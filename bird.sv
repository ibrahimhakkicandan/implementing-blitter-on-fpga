==> flow/design.v <==
module bird (
        input logic clk,
        input logic [15:0] data_in,
		  input logic hold,
		  output logic hold_ack,
        output logic [15:0] data_out,
        output logic [11:0] address,
        output logic memwt
        );
logic [11:0] pc, ir;  
logic [4:0] state;  
logic [15:0] regbank [7:0]; 
logic zeroflag;  
logic [15:0] result;  
localparam    FETCH=4'b0000,
        LDI=4'b0001, 
        LD=4'b0010,
        ST=4'b0011,
        JZ=4'b0100,
        JMP=4'b0101,
        ALU=4'b0111,
        PUSH=4'b1000,
        POP1=4'b1001,
        POP2=4'b1100,
        CALL=4'b1010,
        RET1=4'b1011,
        RET2=4'b1101;
logic zeroresult; 
always_ff @(posedge clk)
    case(state) 
        FETCH: 
           begin
					if(hold==1)
						begin
						hold_ack<=1;
						state<=FETCH;
						end
					else
						begin
						hold_ack<=0;
						if ( data_in[15:12]==JZ)  
							if (zeroflag)   
                        state <= JMP;
							else
                        state <= FETCH;  
						else
							state <= data_in[15:12];  
						ir<=data_in[11:0];  
						pc<=pc+1;  
						end
            end
        LDI:
            begin
                regbank[ ir[2:0] ] <= data_in;  
                pc<=pc+1;  
                state <= FETCH;
            end
        LD:
            begin
                regbank[ir[2:0]] <= data_in;
                state <= FETCH;  
                end 
        ST:
            begin
                state <= FETCH;  
            end
        JMP:
            begin
                pc <= pc+ir;
                state <= FETCH;  
            end
        ALU:
            begin
                regbank[ir[2:0]]<=result;
                zeroflag<=zeroresult;
                state <= FETCH;
            end
        PUSH:
            begin
                 regbank[7]<=regbank[7]-1;
                 state <= FETCH;
            end
        POP1:
            begin
                regbank[7]<=regbank[7]+1;
                state <= POP2;
            end
        POP2:  
            begin
                regbank[ir[2:0]] <= data_in;
                state <= FETCH; 
            end
        CALL: 
            begin
                regbank[7]<=regbank[7]-1;
                pc<=pc+ir;
                state <= FETCH; 
            end
        RET1:
            begin
                regbank[7]<=regbank[7]+1;
                state <= RET2;
            end
        RET2:
            begin
                pc<=data_in[11:0];
                state <= FETCH; 
            end
    endcase
always_comb
    case (state)
        LD:    address=regbank[ir[5:3]][11:0];
        ST:    address=regbank[ir[5:3]][11:0];
        PUSH:    address=regbank[7];
        POP2:    address=regbank[7];
        CALL:    address=regbank[7];
        RET2:    address=regbank[7];
        default: address=pc;
    endcase
assign memwt=(state==ST)||(state==PUSH)||(state==CALL);
always_comb
    case (state)
        CALL: data_out = {4'b0,pc};
        default: data_out = regbank[ir[8:6]];
    endcase
always_comb  
    case (ir[11:9])
        3'h0: result = regbank[ir[8:6]]+regbank[ir[5:3]];  
        3'h1: result = regbank[ir[8:6]]-regbank[ir[5:3]];  
        3'h2: result = regbank[ir[8:6]]&regbank[ir[5:3]];  
        3'h3: result = regbank[ir[8:6]]|regbank[ir[5:3]];  
        3'h4: result = regbank[ir[8:6]]^regbank[ir[5:3]];  
        3'h7: case (ir[8:6])
            3'h0: result = !regbank[ir[5:3]];
            3'h1: result = regbank[ir[5:3]];
            3'h2: result = regbank[ir[5:3]]+1;
            3'h3: result = regbank[ir[5:3]]-1;
            default: result=16'h0000;
             endcase
        default: result=16'h0000;
    endcase
assign zeroresult = ~|result;
initial 
begin
    state=FETCH;
    zeroflag=0;
	 hold_ack=0;
    pc=0;
end
endmodule
**Tool chain data of bird**

Tool output for the design above, in the order of the flow.
Lines are those of the file above, counted from 1.
Operators carry their Yosys type and port widths (W data, S select, Z words).
Library cell names are shortened.
The mark n/a stands for no value.

- Design top: bird
- Clock port: clk
- Library: sky130hd
- Library corner: tt_025C_1v80

**Word-level counts**

Source: Yosys, flattened and elaborated, memories not mapped. Widths are those after wreduce. Print and check cells do not count.
Yosys's memory passes give these memory sizes; they may raise the number of words (mostly to a power of two), join words into wider ones and drop unused or constant bits.

- Add/subtract/negate cells: 8
- Multiply operators: 0
- Divide/modulo/power cells: 0
- Magnitude comparators: 0
- Equality and inequality tests: 24
- Shift operators: 0
- Muxes and demuxes: 38
- Bitwise logic cells: 10
- Reductions and logical operators: 17

Operators by type and width:

| cell | number |
|---|---|
| $mux W16 | 16 |
| $pmux W16 S6 | 1 |
| $pmux W16 S4 | 1 |
| $pmux W12 S4 | 1 |
| $eq A5 B4 Y1 const B | 8 |
| $add A16 B1 Y16 const B | 2 |
| $sub A16 B1 Y16 const B | 2 |
| $reduce_or A16 Y1 | 2 |
| $pmux W12 S2 | 1 |
| $pmux W5 S4 | 1 |
| $add A16 B16 Y16 | 1 |
| $sub A16 B16 Y16 | 1 |
| $and A16 B16 Y16 | 1 |
| $or A16 B16 Y16 | 1 |
| $xor A16 B16 Y16 | 1 |
| $logic_not A16 Y1 | 1 |
| $eq A5 B2 Y1 const B | 3 |
| $add A12 B1 Y12 const B | 1 |
| $add A12 B12 Y12 | 1 |
| $eq A3 B2 Y1 const B | 4 |
| $mux W12 | 1 |
| $mux W3 | 4 |
| $eq A5 B3 Y1 const B | 2 |
| $mux W1 | 10 |
| $reduce_or A9 Y1 | 1 |
| $reduce_bool A4 Y1 | 2 |
| $mux W4 | 2 |
| $or A1 B1 Y1 | 6 |

Not listed: further kinds 13, cells in them 19.

- Flip-flop bits (word level): 31
- Latch bits: 0
- Memory bits (writable): 128
- Bits in read-only memories: 0
- Clocked read ports x word width: 32
- Memory cells: 1
- Input bits: 18
- Word-level cells: 103

Memories:

| name | depth | bits a word | read ports | write ports | line | source |
|---|---|---|---|---|---|---|
| regbank | 8 | 16 | 3 | 1 | 12 | `logic [15:0] regbank [7:0];` |

**Logic depth**

Yosys ltp: most cells in a row. Word level: on the elaborated netlist, between registers, memories and ports. Mapped: between sequential cells and ports; inverters and the memories' decode and read muxes count.

- Depth in word-level cells: 7
- ABC_AREA: 0
- Mapped depth: 23
- Depth with buffers taken out: 20

**Synthesis result**

Yosys stat after the flow's synthesis: flattened, memories mapped to cells. It holds for the ABC_AREA given above (unset counts as 0); a run with the other value may have another netlist.

Cell types:

| cell | number |
|---|---|
| edfxtp_1 | 158 |
| mux4_2 | 54 |
| ha_1 | 74 |
| o21ai_0 | 80 |
| mux2i_1 | 35 |
| nor2_1 | 93 |
| a21oi_1 | 65 |
| nand2_1 | 78 |
| xnor2_1 | 33 |
| inv_1 | 56 |
| mux4_1 | 8 |
| clkbuf_1 | 50 |
| mux2_2 | 16 |
| nor2b_1 | 24 |
| xor2_1 | 16 |
| a22oi_1 | 18 |
| dfxtp_1 | 6 |
| nor3_1 | 24 |

Not listed: further types 62, cells in them 262.

- Mapped cells: 1150
- Mapped area: 12343.1 sq um
- Area of sequential cells: 4864.7 sq um
- Flip-flop cells: 164
- Buffer cells: 69

**Path before layout**

Path of least setup slack by OpenSTA after synthesis, without wires, with an ideal clock, recovery checks aside; 20% of the period is set as input and as output delay. Where synthesis merged equal registers, the netlist keeps one of their names.

- Kind: register -> register
- From: reg (name not given)
- To: mem regbank[0][8]
- Clock period: 4560 ps
- Time at the first pin: 0 ps
- Arrival time: 4214 ps
- Data required time: 4282 ps
- Setup slack: 68 ps
- Delay of the path: 4492 ps
- Stages: 19
- Path buffers: 3
- Synthesis period reached: 4492 ps

"delay of the path" = arrival - input delay + setup time.
"stages": output pins that drive a net of the path, with the launching flip-flop's if there is one; two outputs of one cell count as two.
"synthesis period reached" is the clock period less the worst setup slack; recovery checks do not enter. This is arithmetic on one report: input and output delays are still those of the set period (20% each).

- Cell sequence: dfxtp_1 > buf_6 > buf_8 > buf_6 > mux4_2 > mux2i_1 > ha_1 > nand2_1 > o21ai_0 > fa_1 > nor2b_1 > o31a_1 > o211ai_1 > a21boi_0 > mux2_2 > o221ai_1 > nand3b_1 > nor2_1 > o31ai_1

Ends and longest elaborated chain, after synthesis:

| what | line | source |
|---|---|---|
| end, declared | 12 | `logic [15:0] regbank [7:0];` |

Chain of elaborated cells between the ends: none given.

**Timing after layout**

From the final timing report of record 1: the path of least setup slack in the routed layout; clock arrival at registers is part of the times.
The report prints the path's times to 10 ps; the period is as set.

- Kind: register -> register
- From: reg (name not given)
- To: mem regbank[5][15]
- Clock period: 8230 ps
- Time at the first pin: 490 ps
- Arrival time: 6340 ps
- Data required time: 8340 ps
- Setup slack: 1990 ps
- Stages: 21
- Path buffers: 1

- Cell sequence: dfxtp_2 > buf_4 > mux4_1 > mux2i_2 > inv_1 > nor2_1 > nand3_1 > nor2_1 > nand2_1 > nand2_1 > xnor2_1 > ha_1 > a21oi_1 > o21ai_0 > a21o_1 > nor2_1 > a21oi_1 > o41ai_1 > xnor2_1 > a211oi_1 > a21oi_1

Ends and longest elaborated chain, post-layout:

| what | line | source |
|---|---|---|
| end, declared | 12 | `logic [15:0] regbank [7:0];` |

Chain of elaborated cells between the ends: none given.

Wiki page: bird / flow data

Measured results for bird: 2 stored runs of the Yosys and OpenROAD flow on sky130hd. The settings differ; the order carries no meaning. The constraints put input and output delay at 20% of the set period each and load the outputs with 0.01 pF.
"achieved period" means the clock period less the worst setup slack. The figure is calculated, with input and output delays left at 20% of the set period.
By "worst path time" is meant the share of the clock period that the worst setup path is allowed (20% is reserved at inputs, 20% at outputs), minus its slack. Clock arrival times at its registers enter into it.
"total power after layout": no workload was simulated; the value follows from the tool's default switching activity.
"worst path time" is known to 10 ps.

### Record 1

Settings: `period_ns=8.23`, `CORE_UTILIZATION=16`, `SETUP_SLACK_MARGIN=0.34`, `PLACE_DENSITY_LB_ADDON=0.06`, `CTS_CLUSTER_SIZE=87`, `CTS_CLUSTER_DIAMETER=43`, `MIN_ROUTING_LAYER=met1`, `CAP_MARGIN=20`, `CORE_MARGIN=2`, `SLEW_MARGIN=20`

- Worst setup slack after layout: 1995 ps
- Utilization of the finished layout: 19.2 %
- Total power after layout: 6.300 mW
- Synthesized cell area: 12343.1 sq um
- Worst path time: 6240 ps
- Critical path type: register -> register
- Achieved period: 6235 ps
- Post-route worst hold slack: 512 ps
- Area of the die: 79383.1 sq um
- Setup TNS: 0 ps
- Standard-cell area after layout: 14662.8 sq um

### Record 2

Settings: `period_ns=5.22`, `CORE_UTILIZATION=18`, `PLACE_DENSITY_LB_ADDON=0.1`, `CORE_MARGIN=6`, `CELL_PAD_IN_SITES_GLOBAL_PLACEMENT=1`, `CELL_PAD_IN_SITES_DETAIL_PLACEMENT=2`, `TNS_END_PERCENT=95`, `ABC_AREA=0`, `CTS_CLUSTER_DIAMETER=248`, `SLEW_MARGIN=20`, `CAP_MARGIN=20`

- Worst setup slack after layout: 201 ps
- Utilization of the finished layout: 22.4 %
- Total power after layout: 10.564 mW
- Synthesized cell area: 12343.1 sq um
- Worst path time: 5020 ps
- Critical path type: register -> register
- Achieved period: 5019 ps
- Post-route worst hold slack: 512 ps
- Area of the die: 75002.0 sq um
- Setup TNS: 0 ps
- Standard-cell area after layout: 15110.7 sq um
